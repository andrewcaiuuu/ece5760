==> flow/design.v <==
module mem_writer(
    input clk,
    input [31:0] arm_data,
    input arm_val,
    input arm_ack,
    input reset,
    output logic fpga_ack,
    output signed [19:0] d,
    output logic [9:0] addr,
    output logic we,
    output logic [9:0] which_mem,
    output logic done,
    output logic [31:0] count  
);
logic is_last;
logic [3:0] state;
assign state_debug = state;
assign d = arm_data;
assign count = state;
always@(posedge clk) begin 
    if (reset) begin 
        done <= 0;
        fpga_ack <= 0;
        addr <= 0;
        which_mem <= 0;
        state <= 0;
    end
    else if (state == 0) begin 
        state <= 0;
        if (arm_val) begin  
            we <= 1;
            state <= 1;
            is_last <= arm_data[31];
            fpga_ack <= 1;  
        end 
    end 
    else if (state == 1) begin 
        state <= 1;  
        if (arm_ack) begin 
            state <= 2;  
            fpga_ack <= 0;  
        end 
    end 
    else if (state == 2) begin 
        state <= 2;  
        if ( ~arm_ack) begin 
            state <= 3;
        end 
    end 
    else if (state == 3) begin 
        addr <= addr + 1;
        if (addr == 479) begin 
            addr <= 0;
            which_mem <= which_mem + 1;
        end 
        if ( is_last ) begin 
            done <= 1;
            state <= 4;
        end 
        else begin 
            state <= 0;
        end
    end 
end
endmodule
# == Step by step through the tools: mem_writer ==
# The steps from the RTL of mem_writer to its reports follow in flow order.
# Line numbers count from 1 in the design file above.
# Operators carry their Yosys type and port widths (W data, S select, Z words).
# Library cell names are shortened.
# A cell with n/a has no value.
# setup
top,mem_writer
clk_port,clk
lib,sky130hd
corner,tt_025C_1v80

# == After elaboration ==
# Counts by Yosys on the flattened word-level netlist (proc, flatten, opt, wreduce; memories kept). Register bits leave out memories and registers merged into their read ports (data or address). Print and check cells are left out. Cells with the same type and inputs are merged into one.
# bits
output_inout_bits,75
wordCells,39
in_bits,36
regBits,27
# op_classes
muxes,13
bitwise,4
equal,5
add_sub_neg,2
reduce_and_logical,9
# op_table
op,n
$add A10 B1 Y10 const B,2
$mux W4,4
$eq A10 B9 Y1 const B,1
$reduce_and A5 Y1,2
$mux W10,1
$eq A4 B2 Y1 const B,2
$reduce_and A3 Y1,2
$mux W1,6
$not A1 Y1,4
$reduce_bool A2 Y1,2
$eq A4 B1 Y1 const B,1
$logic_not A4 Y1,1
$reduce_and A4 Y1,1
$reduce_bool A4 Y1,1
$mux W3,1
$ne A2 B2 Y1 const B,1
$mux W2,1

# == Depth ==
# Depth = most cells in a row (Yosys ltp): at word level without a register or memory, in the mapped netlist without a sequential cell, where the memories' decode and read muxes count.
# depth
ltp_word,5
ABC_AREA,0
depth_mapped,6
mapped_depth_nobuf,5

# == Synthesis result ==
# Source: synth_stat.txt of the flow (Yosys; design flattened, memories mapped). It holds for the ABC_AREA given above (unset counts as 0); a run with the other value may have another netlist.
# mapped
cells,187
mapped_area_mm2,0.0015853
n_buf,58
ffs,26
seqArea_mm2,0.0005305
# by_type
cell_type,n,type_area_um2
dfxtp_1,25,500.48
buf_4,51,382.867
xnor2_1,8,70.067
nor2_1,17,63.811
a21oi_1,11,55.053
or3_1,6,37.536
o21ai_0,7,35.034
nand4_1,5,31.28
edfxtp_1,1,30.029
xor2_1,3,26.275
ha_1,2,25.024
nand2b_1,4,25.024
nand3_1,5,25.024
nand2_1,6,22.522
nand4bb_1,2,22.522
nand3b_4,1,20.019
clkbuf_1,5,18.768
nor4_1,3,18.768
# Not listed: further types 18, cells in them 25.

# == Path before layout ==
# Path of least setup slack by OpenSTA after synthesis, without wires, with an ideal clock, recovery checks aside; 20% of the period is set as input and as output delay. Where synthesis merged equal registers, the netlist keeps one of their names.
# synth_timing
path_type,register to register
from,register addr[0]
to,register which_mem[9]
n_path_buf,1
required_time_ps,3010
launch_ps,0
delay_ps,1994
arrival_time_ps,1924
setup_slack_ps,1086
period_ps,3080
setup_time_ps,70
path_stages,7
synth_period_reached_ps,1994
# "delay_ps" is the arrival time less input delay plus setup time.
# "path_stages" counts driving pins, that of a launching flip-flop among them; a cell with two outputs on the path counts twice.
# "synth_period_reached_ps" = period - worst setup slack (recovery checks aside). The figure is calculated, with input and output delays left at 20% of the set period.
# The rows between start and end are the longest chain of elaborated cells between them; the timing report does not say that the signal goes this way. Where chains are equally long, one stands for them.
# A line is the first line of the expression or statement that the cell stems from. Yosys adds cells for indexed reads and writes and turns some case tables into memories.
# At most two assigning lines are given for a register; there are more.
# synth_between
cell_sequence,dfxtp_1 > ha_1 > nand4_2 > or4_1 > buf_2 > or3_1 > a21oi_1
elab_chain_len,2
cells_between,2
cone_lines,1
cone_classes,eq/ne (1); reduce/logical (1)
# synth_lines
item,line,source
start: declaration,9,"output logic [9:0] addr,"
start: assignment,24,addr <= 0;
start: assignment,51,addr <= addr + 1;
$eq A10 B9 Y1,52,if (addr == 479) begin
$reduce_and A5 Y1,n/a,
end: assignment,25,which_mem <= 0;
end: assignment,54,which_mem <= which_mem + 1;
end: declaration,11,"output logic [9:0] which_mem,"

# == Path in the finished layout ==
# Path of least setup slack in the final report of job 2 (OpenROAD, finished layout, wires in). Where an end is a register, its clock arrival counts in the times.
# The path's times are printed in steps of 10 ps; the period is the one set.
# layout_timing
path_type,register to register
from,register addr[0]
to,register which_mem[8]
arrival_time_ps,1920
period_ps,1760
launch_ps,270
path_stages,6
required_time_ps,1970
n_path_buf,0
setup_time_ps,60
setup_slack_ps,50
# The rows between start and end are the longest chain of elaborated cells between them; the timing report does not say that the signal goes this way. Where chains are equally long, one stands for them.
# At most two assigning lines are given for a register; there are more.
# layout_between
cell_sequence,dfxtp_4 > ha_4 > nand4_4 > or4_4 > or3_1 > a21oi_1
elab_chain_len,2
cells_between,2
cone_lines,1
cone_classes,eq/ne (1); reduce/logical (1)
# layout_lines
item,line,source
start: declaration,9,"output logic [9:0] addr,"
start: assignment,24,addr <= 0;
start: assignment,51,addr <= addr + 1;
$eq A10 B9 Y1,52,if (addr == 479) begin
$reduce_and A5 Y1,n/a,
end: assignment,25,which_mem <= 0;
end: assignment,54,which_mem <= which_mem + 1;
end: declaration,11,"output logic [9:0] which_mem,"

# Stored flow runs of mem_writer (2 of them; Yosys, OpenROAD, sky130hd). They differ in their settings and are not a sequence. Constraints: input delay and output delay 20% of the set period each, output load 0.01 pF.
# "worst_path_time_ps" = time allowed to the worst setup path (clock period - input delay - output delay, where it has them) - its slack; a late launch clock adds to it, a late capture clock takes from it.
# "power_total_uw" is the tool's figure for a default switching activity; nothing was simulated.
# "worst_path_time_ps" is given in steps of 10 ps.
# Among the settings, -- means not set for that run.
# A result given as -- is not shown for that run.
stored run,period_ns,CORE_UTILIZATION,CELL_PAD_IN_SITES_DETAIL_PLACEMENT,TNS_END_PERCENT,ABC_AREA,GPL_TIMING_DRIVEN,CTS_CLUSTER_SIZE,CAP_MARGIN,MAX_ROUTING_LAYER,CORE_MARGIN,SLEW_MARGIN,SETUP_SLACK_MARGIN,PLACE_DENSITY_LB_ADDON,CELL_PAD_IN_SITES_GLOBAL_PLACEMENT,GPL_ROUTABILITY_DRIVEN,CTS_CLUSTER_DIAMETER,final_util_pct,hold_worst_slack_ps,die_footprint_mm2,synth_chip_area_mm2,final_stdcell_area_mm2,power_total_uw,worst_path_time_ps,worstPathKind,ws_setup_ps,setup_tns_ps
job 1,2.09,53,2,85,0,0,25,30,met4,2,20,--,--,--,--,--,--,--,--,--,--,--,--,--,--,--
job 2,1.76,36,--,--,0,1,84,5,met5,10,20,0.14,0.17,2,0,278,43.9,476,0.0074581,0.0015853,0.0018993,1108,1710,register to register,50,0
# Job 1: no final report: placement broke off with a tool error
