==> flow/design.v <==
module mem_reader(  
    input clk,
    input arm_ack,
    input [19:0] image_mem_data,
    input reset,
    output logic fpga_val,
    output logic fpga_ack,
    output logic [31:0] fpga_data,
    output logic [9:0] addr,
    output logic [9:0] which_mem,
    output logic done,
    output logic [31:0] count  
);
assign fpga_data = image_mem_data;
logic [3:0] state;
assign count = state;
always@(posedge clk) begin 
    if (reset) begin 
        addr <= 0;
        which_mem <= 0;
        state <= 0;
        fpga_val <= 0;
        fpga_ack <= 0;
        done <= 0;
    end 
    else if (state == 0) begin  
        state <= 1;
    end 
    else if (state == 1) begin 
        state <= 2;
        fpga_val <= 1;
    end 
    else if (state == 2) begin  
        state <= 2;
        if (arm_ack) begin  
            state <= 3;
            fpga_val <= 0;  
            fpga_ack <= 1;
        end
    end 
    else if (state == 3) begin  
        state <= 3;
        if(~arm_ack) begin  
            state <= 4;
            fpga_ack <= 0;
        end 
    end 
    else if (state == 4) begin 
        addr <= addr + 1;
        state <= 0;
        if (addr == 479) begin 
            addr <= 0;
            which_mem <= which_mem + 1;
            if (which_mem == 239) begin 
                done <= 1;
                state <= 5;
            end 
        end
    end 
end 
endmodule
# Reports on mem_reader
# What the tools print for mem_reader, step after step.
# Lines are those of the file above, counted from 1.
# Library cell names are shortened.
# The mark -- stands for no value.
# design
design	mem_reader
clk_port	clk
lib	sky130hd
lib_corner	tt_025C_1v80

# Elaborated design
# Source: Yosys, flattened and elaborated, memories not mapped. Widths are those after wreduce. Registers that Yosys merges into a memory's read port (data or address) are not register bits. Print and check cells do not count. Equal cells are merged and count once.
# classes
add_sub_neg	2
bitwise	4
reduce_and_logical	14
eq_ne	8
mux	17
# op_table
operator	n
10-bit by 1-bit adder with 10-bit output (second input constant)	2
4-bit 2-to-1 mux	3
10-bit by 8-bit equality test with 1-bit output (second input constant)	1
10-bit by 9-bit equality test with 1-bit output (second input constant)	1
5-bit AND reduction	2
10-bit 2-to-1 mux	1
3-bit 2-to-1 mux	3
1-bit 2-to-1 mux	9
4-bit by 2-bit equality test with 1-bit output (second input constant)	2
7-bit AND reduction	1
2-bit nonzero test	3
6-bit AND reduction	1
5-bit nonzero test	1
1-bit inverter	4
4-bit by 1-bit equality test with 1-bit output (second input constant)	1
4-bit by 3-bit equality test with 1-bit output (second input constant)	1
4-bit logical NOT	1
4-bit nonzero test	1
3-bit AND reduction	1
3-bit nonzero test	1
3-bit OR reduction	1
2-bit by 1-bit != test with 1-bit output (second input constant)	1
2-bit != test (second input constant)	1
2-bit OR reduction	1
2-bit 2-to-1 mux	1
# word_totals
input_bits	23
elab_cells	53
output_inout_bits	87
regBits	27

# Logic depth
# Depth = most cells in a row (Yosys ltp): at word level without a register or memory, in the mapped netlist without a sequential cell, where the memories' decode and read muxes count.
# logic_depth
word_depth	8
abc_area	0
ltp_mapped	7
mapped_depth_nobuf	5

# Netlist
# Yosys stat after the flow's synthesis: flattened, memories mapped to cells. It holds for the ABC_AREA given above (unset counts as 0); a run with the other value may have another netlist.
# by_type
cell	n	type_area_um2
dfxtp_1	26	520.499
buf_4	61	457.939
a21oi_1	13	65.062
nor2_1	17	63.811
xnor2_1	7	61.309
nand2_1	10	37.536
or3_1	6	37.536
a211oi_1	4	30.029
nand3_1	6	30.029
o31ai_1	4	30.029
or4_1	4	30.029
xor2_1	3	26.275
ha_1	2	25.024
nor3_1	5	25.024
o21ai_0	5	25.024
buf_6	2	22.522
inv_1	6	22.522
nand4_1	3	18.768
# Not listed: further types 14, cells in them 19.
# mapped
synth_area_um2	1656.6
seqArea_um2	520.5
cell_count	203
ffs	26
buffers	67

# Path before layout
# Source: OpenSTA report_checks on the synthesized netlist (no wires, ideal clock, input and output delay 20% of the period each), path of least setup slack; recovery checks are left aside. Register names are those of the netlist, which keeps one name where synthesis merged equal registers.
# synth_timing
kind	register to register
start	register state[2]
end	register which_mem[5]
path_delay_ns	2.288
slack_ns	0.153
n_path_buf	2
launch_ns	0.000
setup_time_ns	0.071
driving_pins	7
required_time_ns	2.369
arrival_time_ns	2.217
tclk_ns	2.44
period_less_setup_slack_ns	2.287
# "path_delay_ns" is the arrival time less input delay plus setup time.
# "driving_pins": output pins that drive a net of the path, with the launching flip-flop's if there is one; two outputs of one cell count as two.
# "period_less_setup_slack_ns" is the clock period less the worst setup slack; recovery checks do not enter. This is arithmetic on one report: input and output delays are still those of the set period (20% each).
# Between the ends stands the longest chain of elaborated cells between them, by number of cells; it is not shown to be the way that was timed. Of several equally long chains one is given.
# A line is the first line of the expression or statement that the cell stems from. Yosys adds cells for indexed reads and writes and turns some case tables into memories.
# At most two assigning lines are given for a register; there are more.
# synth_between
path_cell_list	dfxtp_1 or3b_1 buf_6 or4_4 buf_6 or4_1 a21oi_1
elab_chain_cells	3
cone_cells	10
cone_lines	5
cone_classes	eq/ne (4); logic (4); reduce/logical (2)
# synth_rtl
item	line	rtl
from (decl)	15	logic [3:0] state;
from (assign)	21	state <= 0;
from (assign)	27	state <= 1;
4-bit by 2-bit equality test with 1-bit output	33	else if (state == 2) begin
1-bit inverter	--
6-bit AND reduction	--
to (assign)	20	which_mem <= 0;
to (assign)	53	which_mem <= which_mem + 1;
to (decl)	10	output logic [9:0] which_mem,

# Timing after layout
# From the final timing report of flow run A: the path of least setup slack in the routed layout; clock arrival at registers is part of the times.
# layout_timing
kind	register to register
start	register addr[9]
end	register which_mem[7]
driving_pins	6
arrival_time_ns	2.28
launch_ns	0.27
n_path_buf	1
required_time_ns	2.70
slack_ns	0.42
tclk_ns	2.49
setup_time_ns	0.06
# Between the ends stands the longest chain of elaborated cells between them, by number of cells; it is not shown to be the way that was timed. Of several equally long chains one is given.
# At most two assigning lines are given for a register; there are more.
# layout_between
path_cell_list	dfxtp_2 or4bb_4 buf_6 or4_4 or3_1 a21oi_1
elab_chain_cells	2
cone_cells	2
cone_lines	1
cone_classes	eq/ne (1); reduce/logical (1)
# layout_rtl
item	line	rtl
from (decl)	9	output logic [9:0] addr,
from (assign)	19	addr <= 0;
from (assign)	49	addr <= addr + 1;
10-bit by 9-bit equality test with 1-bit output	51	if (addr == 479) begin
6-bit AND reduction	--
to (assign)	20	which_mem <= 0;
to (assign)	53	which_mem <= which_mem + 1;
to (decl)	10	output logic [9:0] which_mem,

# 2 stored runs of mem_reader in the flow (synthesis by Yosys, layout by OpenROAD, sky130hd cells), in arbitrary order. Constraints: input delay and output delay 20% of the set period each, output load 0.01 pF.
# "achievedPeriod_ns" is the run's clock period less its worst setup slack. It is reckoned from that one timing run; input and output delays stay at 20% of the period that was set.
# "timing.worst_path_ns" = time allowed to the worst setup path (clock period - input delay - output delay, where it has them) - its slack; a late launch clock adds to it, a late capture clock takes from it.
# By "totalPower_w" is meant OpenSTA's value without simulated activity: inputs other than the clock are taken to toggle once in ten clock periods, and the tool carries that through the logic.
# Among the settings, - means not set for that run.
setting or result,flow run A,flow run B
period_ns,2.49,2.89
CORE_UTILIZATION,52,40
SETUP_SLACK_MARGIN,0.44,-
PLACE_DENSITY_LB_ADDON,0.11,-
HOLD_SLACK_MARGIN,0.1,-
CORE_ASPECT_RATIO,0.53,-
CTS_CLUSTER_DIAMETER,381,-
CAP_MARGIN,0,20
MAX_ROUTING_LAYER,met4,-
CORE_MARGIN,2,2
SLEW_MARGIN,20,20
timing.setup.ws_ns,0.417,0.489
post_synth_area_um2,1656.6,1656.6
achievedPeriod_ns,2.073,2.401
timing.worst_path_ns,2.07,2.40
worst_path_kind,register to register,register to register
totalPower_w,0.0008734,0.0006841
finish.stdcell_area_um2,1905.6,1724.2
timing.setup.tns_ns,0.000,0.000
die_um2,3676.2,4672.4
